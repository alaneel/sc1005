==> flow/design.v <==
`timescale 1ns / 1ps
module seg7_driver(
    input clk,                   
    input rst,                   
    input sel,                   
    input [15:0] value,        
    input [3:0] anode_d,         
    output reg [6:0] seg_L,      
    output reg [3:0] anode_L     
    );
	wire [1:0] seg7_clk;
	wire [15:0] value_sel;
	reg [19:0] count;      
    reg [3:0] selnum;
    always@(posedge(clk))
	   if (rst)         
		  count <= 20'b0;
	   else
		  count <= count+1'b1;
	assign seg7_clk = count[19:18];	    
	assign value_sel = (sel) ? {8'h22, benchNo_10, benchNo_1} : value;
    always @ *          
    begin
         case (seg7_clk)    
            2'd0 :  begin
                        anode_L = {1'b1, 1'b1, 1'b1, anode_d[0]};
                        selnum = value_sel[3:0];
                    end
            2'd1 :  begin
                        anode_L = {1'b1, 1'b1, anode_d[1], 1'b1};
                        selnum = value_sel[7:4];
                    end
            2'd2 :  begin
                        anode_L = {1'b1, anode_d[2], 1'b1, 1'b1};
                        selnum = value_sel[11:8];
                    end
            2'd3 :  begin
                        anode_L = {anode_d[3], 1'b1, 1'b1, 1'b1};
                        selnum = value_sel[15:12];
                    end
        endcase
    end
    wire [3:0] benchNo_10 = 4'd0;   
    wire [3:0] benchNo_1 = 4'd7;    
    always @*
    begin
        case (selnum)
            4'd0  : seg_L = 7'b100_0000;
            4'd1  : seg_L = 7'b111_1001;
            4'd2  : seg_L = 7'b010_0100;
            4'd3  : seg_L = 7'b011_0000;            
            4'd4  : seg_L = 7'b001_1001;
            4'd5  : seg_L = 7'b001_0010;
            4'd6  : seg_L = 7'b000_0010;
            4'd7  : seg_L = 7'b111_1000;
            4'd8  : seg_L = 7'b000_0000;
            4'd9  : seg_L = 7'b001_0000;
            4'd11 : seg_L = 7'b000_0011;
            4'd12 : seg_L = 7'b100_0110;
            4'd13 : seg_L = 7'b010_0001;
            4'd14 : seg_L = 7'b000_0110;
            4'd15 : seg_L = 7'b000_1110;        
            default:seg_L = 7'b111_1111;
        endcase
    end
endmodule
* From RTL to reports: seg7_driver
Tool output for the design above, in the order of the flow.
Lines are those of the file above, counted from 1.
Operators: Yosys type, input widths -> output width; for muxes data width and select width s.
Not given: n/a
- Top :: seg7_driver
- Clock input :: clk
- Cell library :: sky130hd
- Library corner :: tt_025C_1v80

* Word level
Source: Yosys, flattened and elaborated, memories not mapped. Widths are those after wreduce; folded enables and synchronous resets count as part of the registers. Registers that Yosys merges into a memory's read port (data or address) are not register bits. Print and check cells do not count. Equal cells are merged and count once.
Memory sizes are those after Yosys's memory passes, which may raise the word count (mostly to a power of two), join words into wider ones and drop unused or constant bits.
- Elaborated cells :: 10
- Memory cells :: 1
- Output and inout bits :: 11
- Bits in read-only memories :: 112
- Register bits after elaboration :: 20
** Memory list
- (name not given) :: words 16, bits a word 7, read ports 1, write ports 0, line 47 : case (selnum)
- Multiplexer cells :: 3
- Eq/ne operators :: 3
- Add/subtract/negate cells :: 1
- Reduce/logical cells :: 1
** Operators with widths (number)
- $pmux 4 s4 :: 2
- $add 20x1->20 const B :: 1
- $mux 16 :: 1
- $eq 2x2->1 const B :: 2
- $eq 2x1->1 const B :: 1
- $logic_not 2->1 :: 1

* Longest topological paths
Depth = most cells in a row (Yosys ltp): at word level without a register or memory, in the mapped netlist without a sequential cell, where the memories' decode and read muxes count.
- Word-level depth :: 2
- ABC_AREA :: 0
- Depth in mapped cells :: 10
- Gate-level depth less buffers :: 8

* After synthesis
The flow's flattened synthesis, as Yosys stat reports it; memories are mapped. The netlist is that of the ABC_AREA named above (0 if unset); the other value can give another one.
** Cells by type
- sky130_fd_sc_hd__dfxtp_1 :: number 20, total area 400.384 um^2
- sky130_fd_sc_hd__ha_1 :: number 8, total area 100.096 um^2
- sky130_fd_sc_hd__xor2_1 :: number 11, total area 96.342 um^2
- sky130_fd_sc_hd__nor2_1 :: number 23, total area 86.333 um^2
- sky130_fd_sc_hd__mux2i_1 :: number 6, total area 60.058 um^2
- sky130_fd_sc_hd__o21ai_0 :: number 9, total area 45.043 um^2
- sky130_fd_sc_hd__nand2_1 :: number 10, total area 37.536 um^2
- sky130_fd_sc_hd__or3_1 :: number 6, total area 37.536 um^2
- sky130_fd_sc_hd__xnor2_1 :: number 4, total area 35.034 um^2
- sky130_fd_sc_hd__nand3_1 :: number 6, total area 30.029 um^2
- sky130_fd_sc_hd__a311oi_4 :: number 1, total area 26.275 um^2
- sky130_fd_sc_hd__a21oi_1 :: number 5, total area 25.024 um^2
- sky130_fd_sc_hd__nand4_1 :: number 4, total area 25.024 um^2
- sky130_fd_sc_hd__buf_4 :: number 3, total area 22.522 um^2
- sky130_fd_sc_hd__mux2_2 :: number 2, total area 22.522 um^2
- sky130_fd_sc_hd__mux4_2 :: number 1, total area 22.522 um^2
- sky130_fd_sc_hd__and2_1 :: number 3, total area 18.768 um^2
- sky130_fd_sc_hd__and4_1 :: number 2, total area 17.517 um^2
Other cell types: 21; their cells: 31.
- Cell area after synthesis :: 0.0013125 mm^2
- Area of sequential cells :: 0.0004004 mm^2
- Mapped cells :: 155
- Flip-flop cells :: 20

* Worst setup path after synthesis
OpenSTA on the mapped netlist: ideal clock, no wires. The path of least setup slack (recovery checks aside). Input and output delay are each 20% of the period. Register names are those of the netlist, which keeps one name where synthesis merged equal registers.
- Path type :: in2out
- From :: in value[13]
- To :: out seg_L[3]
- Path delay :: 1469 ps
- Setup slack :: 253 ps
- Period :: 2870 ps
- Arrival :: 2043 ps
- Driving pins on the path :: 7
- Synthesis period reached :: 2617 ps
"path delay" is the arrival time less input delay plus setup time.
At an output port there is no setup time.
"driving pins on the path" counts driving pins, that of a launching flip-flop among them; a cell with two outputs on the path counts twice.
"synthesis period reached" is the clock period less the worst setup slack; recovery checks do not enter. This is arithmetic on one report: input and output delays are still those of the set period (20% each).
The rows between start and end are the longest chain of elaborated cells between them; the timing report does not say that the signal goes this way. Where chains are equally long, one stands for them.
Each line given opens the expression or statement behind the cell; cells for indexed reads and writes are added by Yosys, which also makes memories of some case tables.
The chain passes a memory read, where the word-level depth is cut; so it can be longer than that depth.
- Cells stage by stage :: sky130_fd_sc_hd__mux2_2 -> sky130_fd_sc_hd__o22ai_1 -> sky130_fd_sc_hd__inv_1 -> sky130_fd_sc_hd__ha_1 -> sky130_fd_sc_hd__mux2_2 -> sky130_fd_sc_hd__nand2_1 -> sky130_fd_sc_hd__o21ai_0
- Length of the longest elaborated chain :: 3
- Elaborated cells on any way between the ends :: 3
** RTL lines, path after synthesis
- start: declaration :: line 6 : input [15:0] value,
- $mux 16 :: line 21 : assign value_sel = (sel) ? {8'h22, benchNo_10, benchNo_1} : value;
- $pmux 4 s4 :: line 24 : case (seg7_clk)
- $mem_v2 16x7 :: line 47 : case (selnum)
- end: declaration :: line 8 : output reg [6:0] seg_L,

* Timing after layout
Path of least setup slack in the final report of job 1 (OpenROAD, finished layout, wires in). Where an end is a register, its clock arrival counts in the times.
The path's times are printed in steps of 10 ps; the period is the one set.
- Path type :: reg2out
- From :: reg count[18]
- To :: out seg_L[6]
- Setup slack :: -70 ps
- Arrival :: 2110 ps
- Period :: 2540 ps
- Driving pins on the path :: 10
The rows between start and end are the longest chain of elaborated cells between them; the timing report does not say that the signal goes this way. Where chains are equally long, one stands for them.
The chain passes a memory read, where the word-level depth is cut; so it can be longer than that depth.
- Cells stage by stage :: sky130_fd_sc_hd__dfxtp_4 -> sky130_fd_sc_hd__buf_6 -> sky130_fd_sc_hd__mux2_4 -> sky130_fd_sc_hd__o22ai_4 -> sky130_fd_sc_hd__inv_2 -> sky130_fd_sc_hd__ha_4 -> sky130_fd_sc_hd__buf_4 -> sky130_fd_sc_hd__mux2i_1 -> sky130_fd_sc_hd__mux2i_1 -> sky130_fd_sc_hd__buf_2
- Length of the longest elaborated chain :: 3
- Elaborated cells on any way between the ends :: 6
** RTL lines, path after layout
- start: declaration :: line 13 : reg [19:0] count;
- start: assignment :: line 17 : count <= 20'b0;
- start: assignment :: line 19 : count <= count+1'b1;
- $eq 2x2->1 :: line 24 : case (seg7_clk)
- $pmux 4 s4 :: line 24
- $mem_v2 16x7 :: line 47 : case (selnum)
- end: declaration :: line 8 : output reg [6:0] seg_L,

Measured data: module seg7_driver, platform sky130hd, 2 stored runs of the flow under differing settings, order arbitrary. Input and output delays are each 20% of the period that was set; the output load is 0.01 pF.
"period achieved" is the run's clock period less its worst setup slack. It is reckoned from that one timing run; input and output delays stay at 20% of the period that was set.
"worst setup path time" = time allowed to the worst setup path (clock period - input delay - output delay, where it has them) - its slack; a late launch clock adds to it, a late capture clock takes from it.
"power": no workload was simulated; the value follows from the tool's default switching activity.
"worst setup path time" is known to 10 ps.

* Job 1
** Files
==> flow/run.sh <==
#!/bin/bash
# the make line also repeats the synthesis and layout settings of config.mk as NAME=value (left out here)
make -C /OpenROAD-flow-scripts/flow DESIGN_CONFIG=/design/flow/config.mk WORK_HOME=/design/flow/orfs CLKGATE_MAP_FILE= finish
==> flow/config.mk <==
export PLATFORM = sky130hd
export DESIGN_NAME = seg7_driver
export DESIGN_NICKNAME = seg7_driver
export VERILOG_FILES = /design/flow/design.v
export SDC_FILE = /design/flow/constraint.sdc
export NUM_CORES = 4
export LEC_CHECK = 0
export CAP_MARGIN = 20
export CORE_MARGIN = 2
export CORE_UTILIZATION = 52
export SLEW_MARGIN = 20
==> flow/constraint.sdc <==
create_clock -name core_clock -period 2.54 [get_ports {clk}]
set_input_delay 0.5080 -clock core_clock [delete_from_list [all_inputs] [get_ports {clk}]]
set_output_delay 0.5080 -clock core_clock [all_outputs]
set_load 0.01 [all_outputs]
** Results
- Power :: 624.1 µW
- Smallest hold slack :: 439 ps
- Netlist area reported by Yosys :: 0.0013125 mm^2
- Setup slack of the worst path :: -74 ps
- Die area :: 0.002942 mm^2
- Standard-cell area of the final layout :: 0.0019531 mm^2
- Worst setup path time :: 2110 ps
- Critical path kind :: reg2out
- Period achieved :: 2614 ps
- Utilization in the final report :: 80.3 %
- Sum of negative setup slack :: -261 ps

* Job 2
** Files
==> flow/run.sh <==
#!/bin/bash
# the make line also repeats the synthesis and layout settings of config.mk as NAME=value (left out here)
make -C /OpenROAD-flow-scripts/flow DESIGN_CONFIG=/design/flow/config.mk WORK_HOME=/design/flow/orfs CLKGATE_MAP_FILE= finish
==> flow/config.mk <==
export PLATFORM = sky130hd
export DESIGN_NAME = seg7_driver
export DESIGN_NICKNAME = seg7_driver
export VERILOG_FILES = /design/flow/design.v
export SDC_FILE = /design/flow/constraint.sdc
export NUM_CORES = 4
export LEC_CHECK = 0
export CAP_MARGIN = 10
export CORE_ASPECT_RATIO = 0.88
export CORE_MARGIN = 2
export CORE_UTILIZATION = 40
export GPL_ROUTABILITY_DRIVEN = 0
export GPL_TIMING_DRIVEN = 0
export MAX_ROUTING_LAYER = met4
export PLACE_DENSITY_LB_ADDON = 0.28
export SETUP_SLACK_MARGIN = 0.24
export SLEW_MARGIN = 10
==> flow/constraint.sdc <==
create_clock -name core_clock -period 4.33 [get_ports {clk}]
set_input_delay 0.8660 -clock core_clock [delete_from_list [all_inputs] [get_ports {clk}]]
set_output_delay 0.8660 -clock core_clock [all_outputs]
set_load 0.01 [all_outputs]
** Results
- Power :: 389.1 µW
- Smallest hold slack :: 452 ps
- Netlist area reported by Yosys :: 0.0013125 mm^2
- Setup slack of the worst path :: 383 ps
- Die area :: 0.0037565 mm^2
- Standard-cell area of the final layout :: 0.0017755 mm^2
- Worst setup path time :: 2220 ps
- Critical path kind :: in2out
- Period achieved :: 3947 ps
- Utilization in the final report :: 56.6 %
- Sum of negative setup slack :: 0 ps
