==> flow/design.v <==
`timescale 1ns / 1ps
module segtoggle(
    input [3:0] a,
    input [3:0] b,
    input clk,
    input rst,
    input sel,
    output reg [6:0] seg_L,
    output reg [3:0] anode_L     
    );
	wire [1:0] seg7_clk;
    wire [7:0] x, res;
	reg [19:0] count;      
    reg [3:0] selnum;
    always@(posedge(clk))
	   if (rst)         
		  count <= 20'b0;
	   else
		  count <= count+1'b1;
	assign seg7_clk = count[19:18];	   
	assign x = (sel) ? {benchNo_10, benchNo_1} : res;
    always @ *          
    begin
        anode_L=4'b1111;        
        case (seg7_clk)    
            	2'd0 :  begin
                        anode_L=4'b1110;
                        selnum = x[3:0];
                    end
            	2'd1 :  begin
                        anode_L=4'b1101;
                        selnum = x[7:4];
                    end
            	2'd2 :  begin
                        anode_L=4'b1111;     
                        selnum = 4'd0;
                    end
            	2'd3 :  begin
                        anode_L=4'b1111;     
                        selnum = 4'd0;
                    end
        endcase
    end
    wire [3:0] benchNo_10 = 4'd0;   
    wire [3:0] benchNo_1 = 4'd0;    
    assign res = a * b;    
    always @ *
        case (selnum)
            4'b0000: seg_L = 7'b1000000;
            4'b0001: seg_L = 7'b1111001;
            4'b0010: seg_L = 7'b0100100;
            4'b0011: seg_L = 7'b0110000;
            4'b0100: seg_L = 7'b0011001;
            4'b0101: seg_L = 7'b0010010;
            4'b0110: seg_L = 7'b0000010;
            4'b0111: seg_L = 7'b1111000;
            4'b1000: seg_L = 7'b0000000;
            4'b1001: seg_L = 7'b0010000;
            4'b1010: seg_L = 7'b0001000;
            4'b1011: seg_L = 7'b0000011;
            4'b1100: seg_L = 7'b1000110;
            4'b1101: seg_L = 7'b0100001;
            4'b1110: seg_L = 7'b0000110;
            4'b1111: seg_L = 7'b0001110;
            default: seg_L = 7'b1111111;
        endcase
endmodule
## Reports on segtoggle

Tool output for the design above, in the order of the flow.
Lines are those of the file above, counted from 1.
Library cell names are shortened.
The mark n/a stands for no value.

| design | value |
|---|---|
| top module | segtoggle |
| clock port | clk |
| cell library | sky130hd |
| library corner | tt_025C_1v80 |

## Word-level counts

Yosys after proc, flatten, opt, wreduce and memory -nomap, before mapping. Enables and synchronous resets that opt folds into registers are not counted as muxes. Memory bits, and registers merged into a memory's read port (data or address), are not among the register bits. Print and check cells are not counted. Equal cells are merged and count once.
Yosys's memory passes give these memory sizes; they may raise the number of words (mostly to a power of two), join words into wider ones and drop unused or constant bits.

| operators by class | value |
|---|---|
| $mul | 1 |
| mux-type cells | 3 |
| reduce/logical cells | 2 |
| equal/unequal tests | 3 |
| $add $sub $neg | 1 |

Operator list:

| operator | number |
|---|---|
| 4-bit by 4-bit multiplier with 8-bit output | 1 |
| 4-bit case mux with 3-bit select | 2 |
| 20-bit by 1-bit adder with 20-bit output with constant B | 1 |
| 8-bit two-way mux | 1 |
| 2-bit equality test with constant B | 2 |
| 2-bit by 1-bit equality test with 1-bit output with constant B | 1 |
| 2-bit logical NOT | 1 |
| 2-bit OR reduction | 1 |

| storage and ports | value |
|---|---|
| register bits after elaboration | 20 |
| bits in read-only memories | 112 |
| input port bits | 11 |
| memories | 1 |

Memory list:

| name | depth | width | rd ports | write ports | line | text |
|---|---|---|---|---|---|---|
| (no name shown) | 16 | 7 | 1 | 0 | 48 | `case (selnum)` |

## Longest topological paths

Depth = most cells in a row (Yosys ltp): at word level without a register or memory, in the mapped netlist without a sequential cell, where the memories' decode and read muxes count.

| logic depth | value |
|---|---|
| word-level depth | 3 |
| ABC_AREA | 0 |
| mapped depth | 15 |

## Mapped cells and area

The flow's flattened synthesis, as Yosys stat reports it; memories are mapped. The netlist is that of the ABC_AREA named above (0 if unset); the other value can give another one.
The area totals of this step are shown rounded.

| mapped netlist | value |
|---|---|
| buffer cells | 7 |
| flip-flops | 20 |
| area of sequential cells | 400 um^2 |
| cells in the netlist | 196 |
| cell area after synthesis | 1660 um^2 |

Cells by type:

| cell type | number | area in all (um^2) |
|---|---|---|
| dfxtp_1 | 20 | 400.384 |
| ha_1 | 19 | 237.728 |
| xor2_1 | 12 | 105.101 |
| nor2_1 | 23 | 86.333 |
| fa_1 | 4 | 80.077 |
| nand2_1 | 19 | 71.318 |
| mux2i_1 | 7 | 70.067 |
| and2_1 | 11 | 68.816 |
| nand3_1 | 10 | 50.048 |
| xnor2_1 | 5 | 43.792 |
| inv_1 | 10 | 37.536 |
| and3_1 | 5 | 31.28 |
| o21ai_0 | 6 | 30.029 |
| buf_4 | 3 | 22.522 |
| mux2_2 | 2 | 22.522 |
| a31oi_4 | 1 | 21.27 |
| a21oi_1 | 4 | 20.019 |
| or3_1 | 3 | 18.768 |

Other cell types: 25; their cells: 32.

## Path before layout

Path of least setup slack by OpenSTA after synthesis, without wires, with an ideal clock, recovery checks aside; 20% of the period is set as input and as output delay. Where synthesis merged equal registers, the netlist keeps one of their names.

| path post-synthesis | value |
|---|---|
| kind | input-to-output |
| start | input b[3] |
| end | output seg_L[4] |
| path delay | 3062 ps |
| path slack | -14 ps |
| stages on the path | 12 |
| data required time | 4064 ps |
| arrival | 4078 ps |
| period | 5080 ps |
| output delay | 1016 ps |
| period reached after synthesis | 5094 ps |

"path delay" is the arrival time less input delay plus setup time.
A path that ends at an output port has no setup time.
"stages on the path" counts driving pins, that of a launching flip-flop among them; a cell with two outputs on the path counts twice.
"period reached after synthesis" is the clock period less the worst setup slack; recovery checks do not enter. This is arithmetic on one report: input and output delays are still those of the set period (20% each).
Between the ends stands the longest chain of elaborated cells between them, by number of cells; it is not shown to be the way that was timed. Of several equally long chains one is given.
Each line given opens the expression or statement behind the cell; cells for indexed reads and writes are added by Yosys, which also makes memories of some case tables.
The chain passes a memory read, where the word-level depth is cut; so it can be longer than that depth.

| between the ends, post-synthesis | value |
|---|---|
| cell sequence | nand2_1 fa_1 fa_1 inv_1 ha_1 a211o_1 a21o_2 a31oi_1 inv_1 ha_1 mux2_2 o21ai_0 |
| cells in the longest elaborated chain | 4 |

RTL lines, path post-synthesis:

| what | line | text |
|---|---|---|
| start: declaration | 4 | `input [3:0] b,` |
| 4-bit by 4-bit multiplier with 8-bit output | 46 | `assign res = a * b;` |
| 8-bit two-way mux | 21 | `assign x = (sel) ? {benchNo_10, benchNo_1} : res;` |
| 4-bit case mux with 3-bit select | 25 | `case (seg7_clk)` |
| memory read 16 x 7 bit | 48 | `case (selnum)` |
| end: declaration | 8 | `output reg [6:0] seg_L,` |

## Timing after layout

Path of least setup slack in the final report of run A (OpenROAD, finished layout, wires in). Where an end is a register, its clock arrival counts in the times.
The path's times are printed in steps of 10 ps; the period is the one set.

| path post-layout | value |
|---|---|
| kind | input-to-output |
| start | input a[0] |
| end | output seg_L[4] |
| stages on the path | 13 |
| path slack | 280 ps |
| output delay | 1450 ps |
| arrival | 5530 ps |
| data required time | 5820 ps |
| period | 7270 ps |

Between the ends stands the longest chain of elaborated cells between them, by number of cells; it is not shown to be the way that was timed. Of several equally long chains one is given.
The chain passes a memory read, where the word-level depth is cut; so it can be longer than that depth.

| between the ends, post-layout | value |
|---|---|
| cell sequence | clkdlybuf4s50_1 nand2_1 fa_1 fa_1 inv_1 fa_1 a21o_1 a21oi_2 mux2i_1 a31oi_4 mux2_2 o21ai_0 clkdlybuf4s50_1 |
| cells in the longest elaborated chain | 4 |

RTL lines, path post-layout:

| what | line | text |
|---|---|---|
| start: declaration | 3 | `input [3:0] a,` |
| 4-bit by 4-bit multiplier with 8-bit output | 46 | `assign res = a * b;` |
| 8-bit two-way mux | 21 | `assign x = (sel) ? {benchNo_10, benchNo_1} : res;` |
| 4-bit case mux with 3-bit select | 25 | `case (seg7_clk)` |
| memory read 16 x 7 bit | 48 | `case (selnum)` |
| end: declaration | 8 | `output reg [6:0] seg_L,` |

Hand-over note for segtoggle

Top module segtoggle; platform sky130hd; tools Yosys and OpenROAD; 2 stored runs in no particular order. Input and output delays are each 20% of the period that was set; the output load is 0.01 pF.
"period achieved" means the clock period less the worst setup slack. The figure is calculated, with input and output delays left at 20% of the set period.
By "time used up by the worst setup path" is meant the share of the clock period that the worst setup path is allowed (20% is reserved at inputs, 20% at outputs), minus its slack. Clock arrival times at its registers enter into it.
By "power consumption" is meant OpenSTA's value without simulated activity: inputs other than the clock are taken to toggle once in ten clock periods, and the tool carries that through the logic.
"time used up by the worst setup path" is known to 10 ps.
Results are given in rounded form.
Settings: - = not set for that run.

| stored run | period_ns | CAP_MARGIN | CORE_MARGIN | CORE_UTILIZATION | SLEW_MARGIN | PLACE_DENSITY | CELL_PAD_IN_SITES_GLOBAL_PLACEMENT | CELL_PAD_IN_SITES_DETAIL_PLACEMENT | TNS_END_PERCENT | CTS_CLUSTER_SIZE | MIN_ROUTING_LAYER | area of the synthesized netlist (um^2) | area of the die (um^2) | std-cell area (final layout) (um^2) | utilization (%) | setup slack of the worst path (ps) | sum of negative setup slack (ps) | worst hold slack after layout (ps) | power consumption (uW) | period achieved (ps) | time used up by the worst setup path (ps) | critical path kind |
|---|---|---|---|---|---|---|---|---|---|---|---|---|---|---|---|---|---|---|---|---|---|---|
| run A | 7.27 | 20 | 2 | 40 | 20 | - | - | - | - | - | - | 1660 | 4690 | 1920 | 48.1 | 285 | 0 | 453 | 270 | 6985 | 4080 | input-to-output |
| run B | 8.14 | 30 | 5 | 26 | 5 | 0.95 | 3 | 0 | 25 | 84 | met1 | 1660 | 8100 | 1960 | 31.3 | 674 | 0 | 444 | 254 | 7466 | 4210 | input-to-output |

End of note.
